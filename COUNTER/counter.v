==> flow/design.v <==
module counter(data_in, en, clr, clk, load, data_out, data_out_next);
parameter DATAWIDTH = 32;
parameter UPPERLIMIT = 4096;
input wire [DATAWIDTH-1:0] data_in;
input wire en;
input wire clr;
input wire clk;
input wire load;
output reg [DATAWIDTH-1:0] data_out;
output reg [DATAWIDTH-1:0] data_out_next; 
always @(posedge clk, negedge clr) begin
    if (clr == 1'b0) begin
        data_out <= 0;
    end else begin
        if (en == 1'b1) begin
            if (load == 1'b1) begin
                data_out <= data_in;
            end else begin
                if (data_out >= UPPERLIMIT) begin
                    data_out <= 0;
                end else begin
                    data_out <= data_out + 4;
                end
            end
        end
    end
end
always @(data_out) begin
    if (data_out >= UPPERLIMIT) begin
        data_out_next = 0;
    end else begin
        data_out_next = data_out + 4;
    end
end
endmodule
==> Step by step through the tools: counter <==
The steps from the RTL of counter to its reports follow in flow order.
Line numbers count from 1 in the design file above.
Cell names lack the library's common part.
{ "design": {"top_module": "counter", "clock_port": "clk", "cell_library": "sky130hd", "corner": "tt_025C_1v80"} }

==> Elaborated design <==
Source: Yosys, flattened and elaborated, memories not mapped. Widths are those after wreduce; folded enables and synchronous resets count as part of the registers. Registers that Yosys merges into a memory's read port (data or address) are not register bits. Print and check cells do not count. Equal cells are merged and count once.
{ "classes": {"n_eq": 0, "addsub": 1, "logic": 0, "reduce_logical": 0, "shift": 0, "muxes": 2, "div_mod_pow": 0, "n_cmp": 1, "multipliers": 0} }
{ "op_table": {"columns": ["cell", "count"], "rows": [
  ["32-bit two-way mux", 2],
  ["32-bit by 13-bit >= comparator with 1-bit output (second input constant)", 1],
  ["32-bit by 3-bit adder with 32-bit output (second input constant)", 1]
]} }
{ "word_totals": {"memories": 0, "register_bits": 32, "ram_bits": 0, "romBits": 0, "latchBits": 0, "clocked_rd_ports_x_width": 0} }

==> Logic depth <==
Depth = most cells in a row (Yosys ltp): at word level without a register or memory, in the mapped netlist without a sequential cell, where the memories' decode and read muxes count.
{ "depth": {"depth_word": 3, "abc_area": 1, "depth_mapped": 11, "ltp_nobuf": 11} }

==> Mapped cells and area <==
Yosys stat after the flow's synthesis: flattened, memories mapped to cells. It holds for the ABC_AREA given above (unset counts as 0); a run with the other value may have another netlist.
{ "by_type": {"columns": ["type", "count", "area_total_um2"], "rows": [
  ["dfrtp_1", 32, 800.768],
  ["nand2_1", 92, 345.331],
  ["buf_4", 20, 150.144],
  ["nor2_1", 36, 135.13],
  ["nand3_1", 26, 130.125],
  ["inv_1", 28, 105.101],
  ["nor2_2", 10, 62.56],
  ["nand2_2", 8, 50.048],
  ["o21ai_1", 6, 30.029],
  ["ha_1", 2, 25.024],
  ["o21ai_0", 5, 25.024],
  ["buf_6", 2, 22.522],
  ["nand4_1", 3, 18.768],
  ["nand3_4", 1, 17.517],
  ["xor2_1", 2, 17.517],
  ["clkbuf_1", 4, 15.014],
  ["clkbuf_8", 1, 13.763],
  ["nor3b_2", 1, 12.512]
]} }
Other cell types: 12; their cells: 16.
{ "mapped": {"area_mm2": 0.0020732, "sequential_area_mm2": 0.0008008, "mapped_cells": 295, "ff_cells": 32} }

==> Timing after synthesis <==
Path of least setup slack by OpenSTA after synthesis, without wires, with an ideal clock, recovery checks aside; 20% of the period is set as input and as output delay. Where synthesis merged equal registers, the netlist keeps one of their names.
{ "synth_path": {"kind": "reg-to-output", "startpoint": "reg data_out[3]", "endpoint": "out data_out_next[6]", "required_time_ns": 1.656, "path_stages": 9, "out_delay_ns": 0.414, "launch_ns": 0.000, "n_path_buf": 0, "path_slack_ns": 0.410, "clock_period_ns": 2.07, "path_delay_ns": 1.246, "arrival_time_ns": 1.246, "synth_period_reached_ns": 1.66} }
"path_delay_ns" = arrival - input delay + setup time.
At an output port there is no setup time.
"path_stages": output pins that drive a net of the path, with the launching flip-flop's if there is one; two outputs of one cell count as two.
"synth_period_reached_ns" is the clock period less the worst setup slack; recovery checks do not enter. This is arithmetic on one report: input and output delays are still those of the set period (20% each).
The rows between start and end are the longest chain of elaborated cells between them; the timing report does not say that the signal goes this way. Where chains are equally long, one stands for them.
A line is the first line of the expression or statement that the cell stems from. Yosys adds cells for indexed reads and writes and turns some case tables into memories.
At most two assigning lines are given for a register; there are more.
{ "synth_between": {"cell_sequence": "dfrtp_1 -> ha_1 -> nand2_2 -> nor2_2 -> or2_1 -> o21ai_0 -> inv_1 -> nand2_2 -> inv_1", "elab_chain_len": 2, "cells_between": 3} }
{ "synth_lines": {"columns": ["item", "line", "text"], "rows": [
  ["from (decl)", 9, "output reg [DATAWIDTH-1:0] data_out;"],
  ["from (assign)", 17, "data_out <= data_in;"],
  ["from (assign)", 22, "data_out <= data_out + 4;"],
  ["32-bit by 3-bit adder with 32-bit output", 32, "data_out_next = data_out + 4;"],
  ["32-bit two-way mux", 29, "if (data_out >= UPPERLIMIT) begin"],
  ["to (decl)", 10, "output reg [DATAWIDTH-1:0] data_out_next;"]
]} }

==> Worst path after layout <==
From the final timing report of flow run 1: the path of least setup slack in the routed layout; clock arrival at registers is part of the times.
{ "layout_path": {"kind": "reg-to-output", "startpoint": "reg data_out[18]", "endpoint": "out data_out_next[2]", "out_delay_ns": 0.55, "path_slack_ns": 0.14, "path_stages": 8, "n_path_buf": 2, "arrival_time_ns": 2.05, "required_time_ns": 2.19, "launch_ns": 0.29, "clock_period_ns": 2.74} }
The rows between start and end are the longest chain of elaborated cells between them; the timing report does not say that the signal goes this way. Where chains are equally long, one stands for them.
At most two assigning lines are given for a register; there are more.
{ "layout_between": {"cell_sequence": "dfrtp_1 -> nor2_1 -> nand2_1 -> nor2_4 -> nand3_4 -> buf_12 -> nor2_2 -> clkdlybuf4s50_1", "elab_chain_len": 2, "cells_between": 2} }
{ "layout_lines": {"columns": ["item", "line", "text"], "rows": [
  ["from (decl)", 9, "output reg [DATAWIDTH-1:0] data_out;"],
  ["from (assign)", 17, "data_out <= data_in;"],
  ["from (assign)", 22, "data_out <= data_out + 4;"],
  ["32-bit by 13-bit >= comparator with 1-bit output", 29, "if (data_out >= UPPERLIMIT) begin"],
  ["32-bit two-way mux", 29, null],
  ["to (decl)", 10, "output reg [DATAWIDTH-1:0] data_out_next;"]
]} }

Memo
Re: implementation data of counter

Design counter on sky130hd. What follows are 2 stored runs of the flow, each under its own settings; their order means nothing. The constraints put input and output delay at 20% of the set period each and load the outputs with 0.01 pF.
"total_power_mw" is the tool's figure for a default switching activity; nothing was simulated.

Flow run 1
==> flow/run.sh <==
#!/bin/bash
# the make line also repeats the synthesis and layout settings of config.mk as NAME=value (left out here)
make -C /OpenROAD-flow-scripts/flow DESIGN_CONFIG=/design/flow/config.mk WORK_HOME=/design/flow/orfs CLKGATE_MAP_FILE= finish
==> flow/config.mk <==
export PLATFORM = sky130hd
export DESIGN_NAME = counter
export DESIGN_NICKNAME = counter
export VERILOG_FILES = /design/flow/design.v
export SDC_FILE = /design/flow/constraint.sdc
export NUM_CORES = 4
export LEC_CHECK = 0
export ABC_AREA = 1
export CAP_MARGIN = 25
export CELL_PAD_IN_SITES_GLOBAL_PLACEMENT = 2
export CORE_ASPECT_RATIO = 1.01
export CORE_MARGIN = 2
export CORE_UTILIZATION = 21
export CTS_CLUSTER_SIZE = 95
export MAX_ROUTING_LAYER = met5
export PLACE_DENSITY_LB_ADDON = 0.07
export SLEW_MARGIN = 20
==> flow/constraint.sdc <==
create_clock -name core_clock -period 2.74 [get_ports {clk}]
set_input_delay 0.5480 -clock core_clock [delete_from_list [all_inputs] [get_ports {clk}]]
set_output_delay 0.5480 -clock core_clock [all_outputs]
set_load 0.01 [all_outputs]

==> results of flow run 1, as JSON <==
{
  "yosys_chip_area_mm2": 0.0020732,
  "final_setup_ws_ns": 0.139,
  "finish.stdcell_area_mm2": 0.0030779,
  "total_power_mw": 1.363,
  "setup_tns_ns": 0.000,
  "finish.utilization_pct": 31.9,
  "design.die.area_mm2": 0.010683
}

Flow run 2
==> flow/run.sh <==
#!/bin/bash
# the make line also repeats the synthesis and layout settings of config.mk as NAME=value (left out here)
make -C /OpenROAD-flow-scripts/flow DESIGN_CONFIG=/design/flow/config.mk WORK_HOME=/design/flow/orfs CLKGATE_MAP_FILE= finish
==> flow/config.mk <==
export PLATFORM = sky130hd
export DESIGN_NAME = counter
export DESIGN_NICKNAME = counter
export VERILOG_FILES = /design/flow/design.v
export SDC_FILE = /design/flow/constraint.sdc
export NUM_CORES = 4
export LEC_CHECK = 0
export ABC_AREA = 0
export CAP_MARGIN = 10
export CORE_MARGIN = 2
export CORE_UTILIZATION = 41
export CTS_CLUSTER_DIAMETER = 36
export CTS_CLUSTER_SIZE = 68
export GPL_TIMING_DRIVEN = 0
export PLACE_DENSITY_LB_ADDON = 0.26
export SETUP_SLACK_MARGIN = 0.31
export SLEW_MARGIN = 25
export TNS_END_PERCENT = 90
==> flow/constraint.sdc <==
create_clock -name core_clock -period 3.53 [get_ports {clk}]
set_input_delay 0.7060 -clock core_clock [delete_from_list [all_inputs] [get_ports {clk}]]
set_output_delay 0.7060 -clock core_clock [all_outputs]
set_load 0.01 [all_outputs]

==> results of flow run 2, as JSON <==
{
  "finish.stdcell_area_mm2": 0.0029891,
  "setup_tns_ns": 0.000,
  "final_setup_ws_ns": 0.453,
  "finish.utilization_pct": 67.3,
  "design.die.area_mm2": 0.0052642,
  "total_power_mw": 0.9754,
  "yosys_chip_area_mm2": 0.0019268
}
